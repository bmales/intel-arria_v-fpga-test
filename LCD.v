==> flow/design.v <==
module LCD(clk, data,rs,rw,enb);
	input clk;
	output reg[7:0] data;
	output reg rs;
	output reg rw;
	output reg enb=0;
	reg[3:0] state = 4'b0000;
	reg[3:0] print = 4'b0000;
	reg[25:0] del_counter = 26'd0;
	reg[25:0] en_counter = 26'd0;
	reg[4:0] i = 0;
	reg end_print = 0;
	reg cmd_data= 0;
	always @ (posedge clk) begin
		enb = 1'b0;  
		case(state)
			4'b0000:begin
				del_counter = del_counter + 1;
					if(del_counter > 2200000) begin
					state = 4'b0001;
					del_counter = 26'd0;
				end
			end
			4'b0001:begin     
				del_counter = del_counter + 1;
				if(del_counter > 1800000) begin
					rs=1'b0;
					rw=1'b0;
					data=8'b00111000;
					enb = 1'b1;
					state = 4'b0010;
					del_counter = 26'd0;
				end
			end      
			4'b0010:begin    
				del_counter  = del_counter +1'b1;
				if(del_counter >2200) begin
					rs=1'b0;
					rw=1'b0;
					data=8'b00001110;   
					enb=1'b1;  
					state=4'b0011;
					del_counter = 1'b0;
				end
			end
			4'b0011:begin    
			del_counter  = del_counter +1'b1;
			if(del_counter >2200) begin
				rs=1'b0;
				rw=1'b0;
				if(cmd_data==1'b1)begin
					data=8'b00000010;  
					state = 4'b0101;
				end
				else
					data=8'b00000001;
					enb=1'b1;  
					state=4'b0100;
					del_counter = 1'b0;
				end
			end
			4'b0100:begin    
				del_counter  = del_counter +1'b1;
				if(del_counter >2200) begin
					rs=1'b0;
					rw=1'b0;
					data=8'b00000110;
					enb=1'b1;  
					state = 4'b0101;
					cmd_data=1;
					del_counter = 1'b0;
				end 
			end
			4'b0101:begin
				del_counter  = del_counter +1'b1;
				if(del_counter >10000) begin
					rs=1'b1;
					rw=1'b0;
					case(i)
						5'b00000:begin
							data=8'b01000001; 
							i =5'b00001;
							enb=1'b1;
						end
						5'b00001:begin
							data=8'b01010010; 
							i = 5'b00010;
							enb=1'b1;
						end
						5'b00010:begin
							data=8'b01010010; 
							i = 5'b00011;
							enb=1'b1;
						end
						5'b00011:begin
							data=8'b01001001; 
							i = 5'b00100;
							enb=1'b1;
						end
						5'b00100:begin
							data=8'b01000001; 
							i =5'b00101;
							enb=1'b1;
						end
						5'b00101:begin
							data=8'b00100000; 
							i =5'b00110;
							enb=1'b1;
						end
						5'b00110:begin
							data=8'b01010110; 
							i =5'b00111;
							enb=1'b1;
						end
						5'b00111:begin
							data=8'b00100000; 
							i =5'b01000;
							enb=1'b1;
						end
						5'b01000:begin
							data=8'b01000111; 
							i =5'b01001;
							enb=1'b1;
						end
						5'b01001:begin
							data=8'b01010100; 
							i =5'b01010;
							enb=1'b1;
						end
						5'b01010:begin
							state = 4'b0011;
							cmd_data=1;
							i=5'b00000;
						end
						endcase
							del_counter = 1'b0;
						end
					end
			endcase 
	end
endmodule
From RTL to reports: LCD
Tool output for the design above, in the order of the flow.
Line numbers count from 1 in the design file above.
Operators: Yosys type, input widths -> output width; for muxes data width and select width s.
Cell names lack the library's common part.
The mark - stands for no value.
- top module: LCD
- clock port: clk
- library: sky130hd
- timing corner: tt_025C_1v80

Elaborated design
Counts by Yosys on the flattened word-level netlist (proc, flatten, opt, wreduce; memories kept). Register bits leave out memories and registers merged into their read ports (data or address). Print and check cells are left out.
- noted register bits after elaboration: 47
- noted input bits: 1
- output and inout port bits at 11
- cells after elaboration: 91
- add/sub/neg operators at 2
- $lt $le $gt $ge at 4
- noted equality and inequality tests: 24
- mux-type cells at 37
- reductions and logical operators: 16
- operators by type and width (operator ; number):
    $pmux 26 s4 ; 1
    $mux 26 ; 4
    $pmux 8 s7 ; 1
    $pmux 5 s11 ; 1
    $add 26x1->26 const B ; 2
    $pmux 8 s5 ; 1
    $mux 8 ; 5
    $mux 4 ; 7
    $gt 26x12->1 const B ; 1
    $gt 26x14->1 const B ; 1
    $gt 26x21->1 const B ; 1
    $gt 26x22->1 const B ; 1
    $pmux 4 s6 ; 1
    $eq 5x3->1 const B ; 4
    $eq 5x4->1 const B ; 3
    $ne 2x2->1 const B ; 7
    $reduce_bool 11->1 ; 1
    $mux 1 ; 11
    $reduce_or 10->1 ; 1
    $eq 5x2->1 const B ; 2
    $pmux 1 s3 ; 3
    $eq 4x2->1 const B ; 2
    $eq 4x3->1 const B ; 2
    $reduce_and 4->1 ; 2
    $ne 8x8->1 const B ; 1
    $reduce_and 8->1 ; 1
    $reduce_and 7->1 ; 1
    $reduce_or 2->1 ; 3
Not listed: further kinds 12, cells in them 12.

Longest topological paths
Depth = most cells in a row (Yosys ltp): at word level without a register or memory, in the mapped netlist without a sequential cell, where the memories' decode and read muxes count.
- depth after elaboration at 5
- ABC_AREA: 1
- mapped depth at 19
- gate-level depth less buffers: 18

Synthesis result
The flow's flattened synthesis, as Yosys stat reports it; memories are mapped. The netlist is that of the ABC_AREA named above (0 if unset); the other value can give another one.
- cell types (type ; number ; area in all (um^2)):
    edfxtp_1 ; 42 ; 1261.21
    nand2_1 ; 174 ; 653.126
    nor2_1 ; 68 ; 255.245
    inv_1 ; 61 ; 228.97
    nand3_1 ; 38 ; 190.182
    nor2_2 ; 28 ; 175.168
    nor2_4 ; 8 ; 90.086
    o21ai_0 ; 17 ; 85.082
    nand4_1 ; 10 ; 62.56
    a21oi_1 ; 9 ; 45.043
    nand2_2 ; 7 ; 43.792
    nand3b_1 ; 5 ; 37.536
    buf_4 ; 4 ; 30.029
    o211ai_1 ; 4 ; 30.029
    ha_1 ; 2 ; 25.024
    buf_6 ; 2 ; 22.522
    nand2_4 ; 2 ; 22.522
    dfxtp_1 ; 1 ; 20.019
Other cell types: 11; their cells: 17.
- cells in the netlist: 499
- noted cell area after synthesis: 3383.2 um^2
- noted sequential part of the area: 1281.2 um^2
- noted flip-flops: 43
- buffers at 7

Timing after synthesis
Source: OpenSTA report_checks on the synthesized netlist (no wires, ideal clock, input and output delay 20% of the period each), path of least setup slack; recovery checks are left aside. Register names are those of the netlist, which keeps one name where synthesis merged equal registers.
- path type: register -> register
- from: reg state[0]
- to: reg state[0]
- period: 3.14 ns
- library setup time at 0.319 ns
- launch time at the first pin: 0.000 ns
- arrival at 3.174 ns
- required time: 2.821 ns
- path slack: -0.353 ns
- delay of the path: 3.493 ns
- stages on the path at 8
- noted path buffers: 0
- synthesis period reached: 3.493 ns
"delay of the path" is the arrival time less input delay plus setup time.
"stages on the path": output pins that drive a net of the path, with the launching flip-flop's if there is one; two outputs of one cell count as two.
"synthesis period reached" is the clock period less the worst setup slack; recovery checks do not enter. This is arithmetic on one report: input and output delays are still those of the set period (20% each).
Between the ends stands the longest chain of elaborated cells between them, by number of cells; it is not shown to be the way that was timed. Of several equally long chains one is given.
A line is the first line of the expression or statement that the cell stems from. Yosys adds cells for indexed reads and writes and turns some case tables into memories.
At most two assigning lines are given for a register; there are more.
Only ways into the end's enable, where the timed path ends, are counted here.
- cells stage by stage: edfxtp_1 -> nor2_1 -> inv_1 -> o21ai_0 -> o21ai_0 -> a21oi_1 -> nand2_1 -> nor2_1
- length of the longest elaborated chain at 3
- noted elaborated cells on any way between the ends: 15
- source lines of those cells: 1
- classes of those cells: 12 x eq/ne; 3 x reduce/logical
- RTL lines, path after synthesis (element ; line ; text):
    from (decl) ; 7 ; reg[3:0] state = 4'b0000;
    from (assign) ; 20 ; state = 4'b0001;
    from (assign) ; 31 ; state = 4'b0010;
    $logic_not 4->1 ; 16 ; case(state)
    $reduce_bool 6->1 ; - ;
    $reduce_and 8->1 ; - ;
    to (assign) ; 20 ;
    to (assign) ; 31 ;
    to (decl) ; 7 ;

Timing after layout
From the final timing report of run 1: the path of least setup slack in the routed layout; clock arrival at registers is part of the times.
- path type: register -> register
- from: reg del_counter[6]
- to: reg del_counter[19]
- period: 3.24 ns
- library setup time at 0.24 ns
- launch time at the first pin: 0.31 ns
- arrival at 2.96 ns
- required time: 3.31 ns
- path slack: 0.35 ns
- stages on the path at 16
- noted path buffers: 0
Between the ends stands the longest chain of elaborated cells between them, by number of cells; it is not shown to be the way that was timed. Of several equally long chains one is given.
At most two assigning lines are given for a register; there are more.
- cells stage by stage: edfxtp_1 -> nand2_2 -> nor2_4 -> nand2_8 -> nor2_4 -> nand2_1 -> nand2_2 -> nand3_2 -> nor2_1 -> o21ai_0 -> nand2_1 -> nand3_1 -> nand2_4 -> nand2_2 -> nand2_1 -> nor2_1
- length of the longest elaborated chain at 4
- noted elaborated cells on any way between the ends: 11
- classes of those cells: 2 x add/sub; 4 x compare; 5 x mux
- RTL lines, path post-layout (element ; line ; text):
    from (decl) ; 9 ; reg[25:0] del_counter = 26'd0;
    from (assign) ; 18 ; del_counter = del_counter + 1;
    from (assign) ; 25 ; del_counter = del_counter + 1;
    $add 26x1->26 ; 75 ; del_counter = del_counter +1'b1;
    $gt 26x14->1 ; 76 ; if(del_counter >10000) begin
    $mux 26 ; 76 ;
    $pmux 26 s4 ; 16 ; case(state)
    to (assign) ; 18 ;
    to (assign) ; 25 ;
    to (decl) ; 9 ;

FLOW RESULTS
============

Record of 2 stored runs of the RTL-to-layout flow on LCD, platform sky130hd. The runs are unordered. Constraints: input delay and output delay 20% of the set period each, output load 0.01 pF.
"total power after layout": no workload was simulated; the value follows from the tool's default switching activity.

Run 1

==> flow/run.sh <==
#!/bin/bash
# the make line also repeats the synthesis and layout settings of config.mk as NAME=value (left out here)
make -C /OpenROAD-flow-scripts/flow DESIGN_CONFIG=/design/flow/config.mk WORK_HOME=/design/flow/orfs CLKGATE_MAP_FILE= finish
==> flow/config.mk <==
export PLATFORM = sky130hd
export DESIGN_NAME = LCD
export DESIGN_NICKNAME = LCD
export VERILOG_FILES = /design/flow/design.v
export SDC_FILE = /design/flow/constraint.sdc
export NUM_CORES = 4
export LEC_CHECK = 0
export ABC_AREA = 1
export CAP_MARGIN = 20
export CORE_MARGIN = 2
export CORE_UTILIZATION = 69
export PLACE_DENSITY_LB_ADDON = 0.18
export SETUP_SLACK_MARGIN = 0.7
export SLEW_MARGIN = 0
export TNS_END_PERCENT = 5
==> flow/constraint.sdc <==
create_clock -name core_clock -period 3.24 [get_ports {clk}]
set_input_delay 0.6480 -clock core_clock [delete_from_list [all_inputs] [get_ports {clk}]]
set_output_delay 0.6480 -clock core_clock [all_outputs]
set_load 0.01 [all_outputs]

Measured in run 1:
- die area: 5479.7 um^2
- noted the standard-cell area after routing: 4317.9 um^2
- noted the lowest setup slack: 0.348 ns
- total negative slack: 0.000 ns
- total power after layout: 4.733 mW
- utilization at 0.914
- noted the cell area after synthesis: 3383.2 um^2

Run 2

==> flow/run.sh <==
#!/bin/bash
# the make line also repeats the synthesis and layout settings of config.mk as NAME=value (left out here)
make -C /OpenROAD-flow-scripts/flow DESIGN_CONFIG=/design/flow/config.mk WORK_HOME=/design/flow/orfs CLKGATE_MAP_FILE= finish
==> flow/config.mk <==
export PLATFORM = sky130hd
export DESIGN_NAME = LCD
export DESIGN_NICKNAME = LCD
export VERILOG_FILES = /design/flow/design.v
export SDC_FILE = /design/flow/constraint.sdc
export NUM_CORES = 4
export LEC_CHECK = 0
export CAP_MARGIN = 20
export CELL_PAD_IN_SITES_DETAIL_PLACEMENT = 0
export CELL_PAD_IN_SITES_GLOBAL_PLACEMENT = 2
export CORE_ASPECT_RATIO = 1.23
export CORE_MARGIN = 2
export CORE_UTILIZATION = 71
export CTS_CLUSTER_DIAMETER = 327
export MAX_ROUTING_LAYER = met4
export MIN_ROUTING_LAYER = met1
export PLACE_DENSITY_LB_ADDON = 0.01
export SETUP_SLACK_MARGIN = 0.95
export SLEW_MARGIN = 0
export TNS_END_PERCENT = 60
==> flow/constraint.sdc <==
create_clock -name core_clock -period 5.12 [get_ports {clk}]
set_input_delay 1.0240 -clock core_clock [delete_from_list [all_inputs] [get_ports {clk}]]
set_output_delay 1.0240 -clock core_clock [all_outputs]
set_load 0.01 [all_outputs]

Run 2: no results, placement failed with FLW-0024.
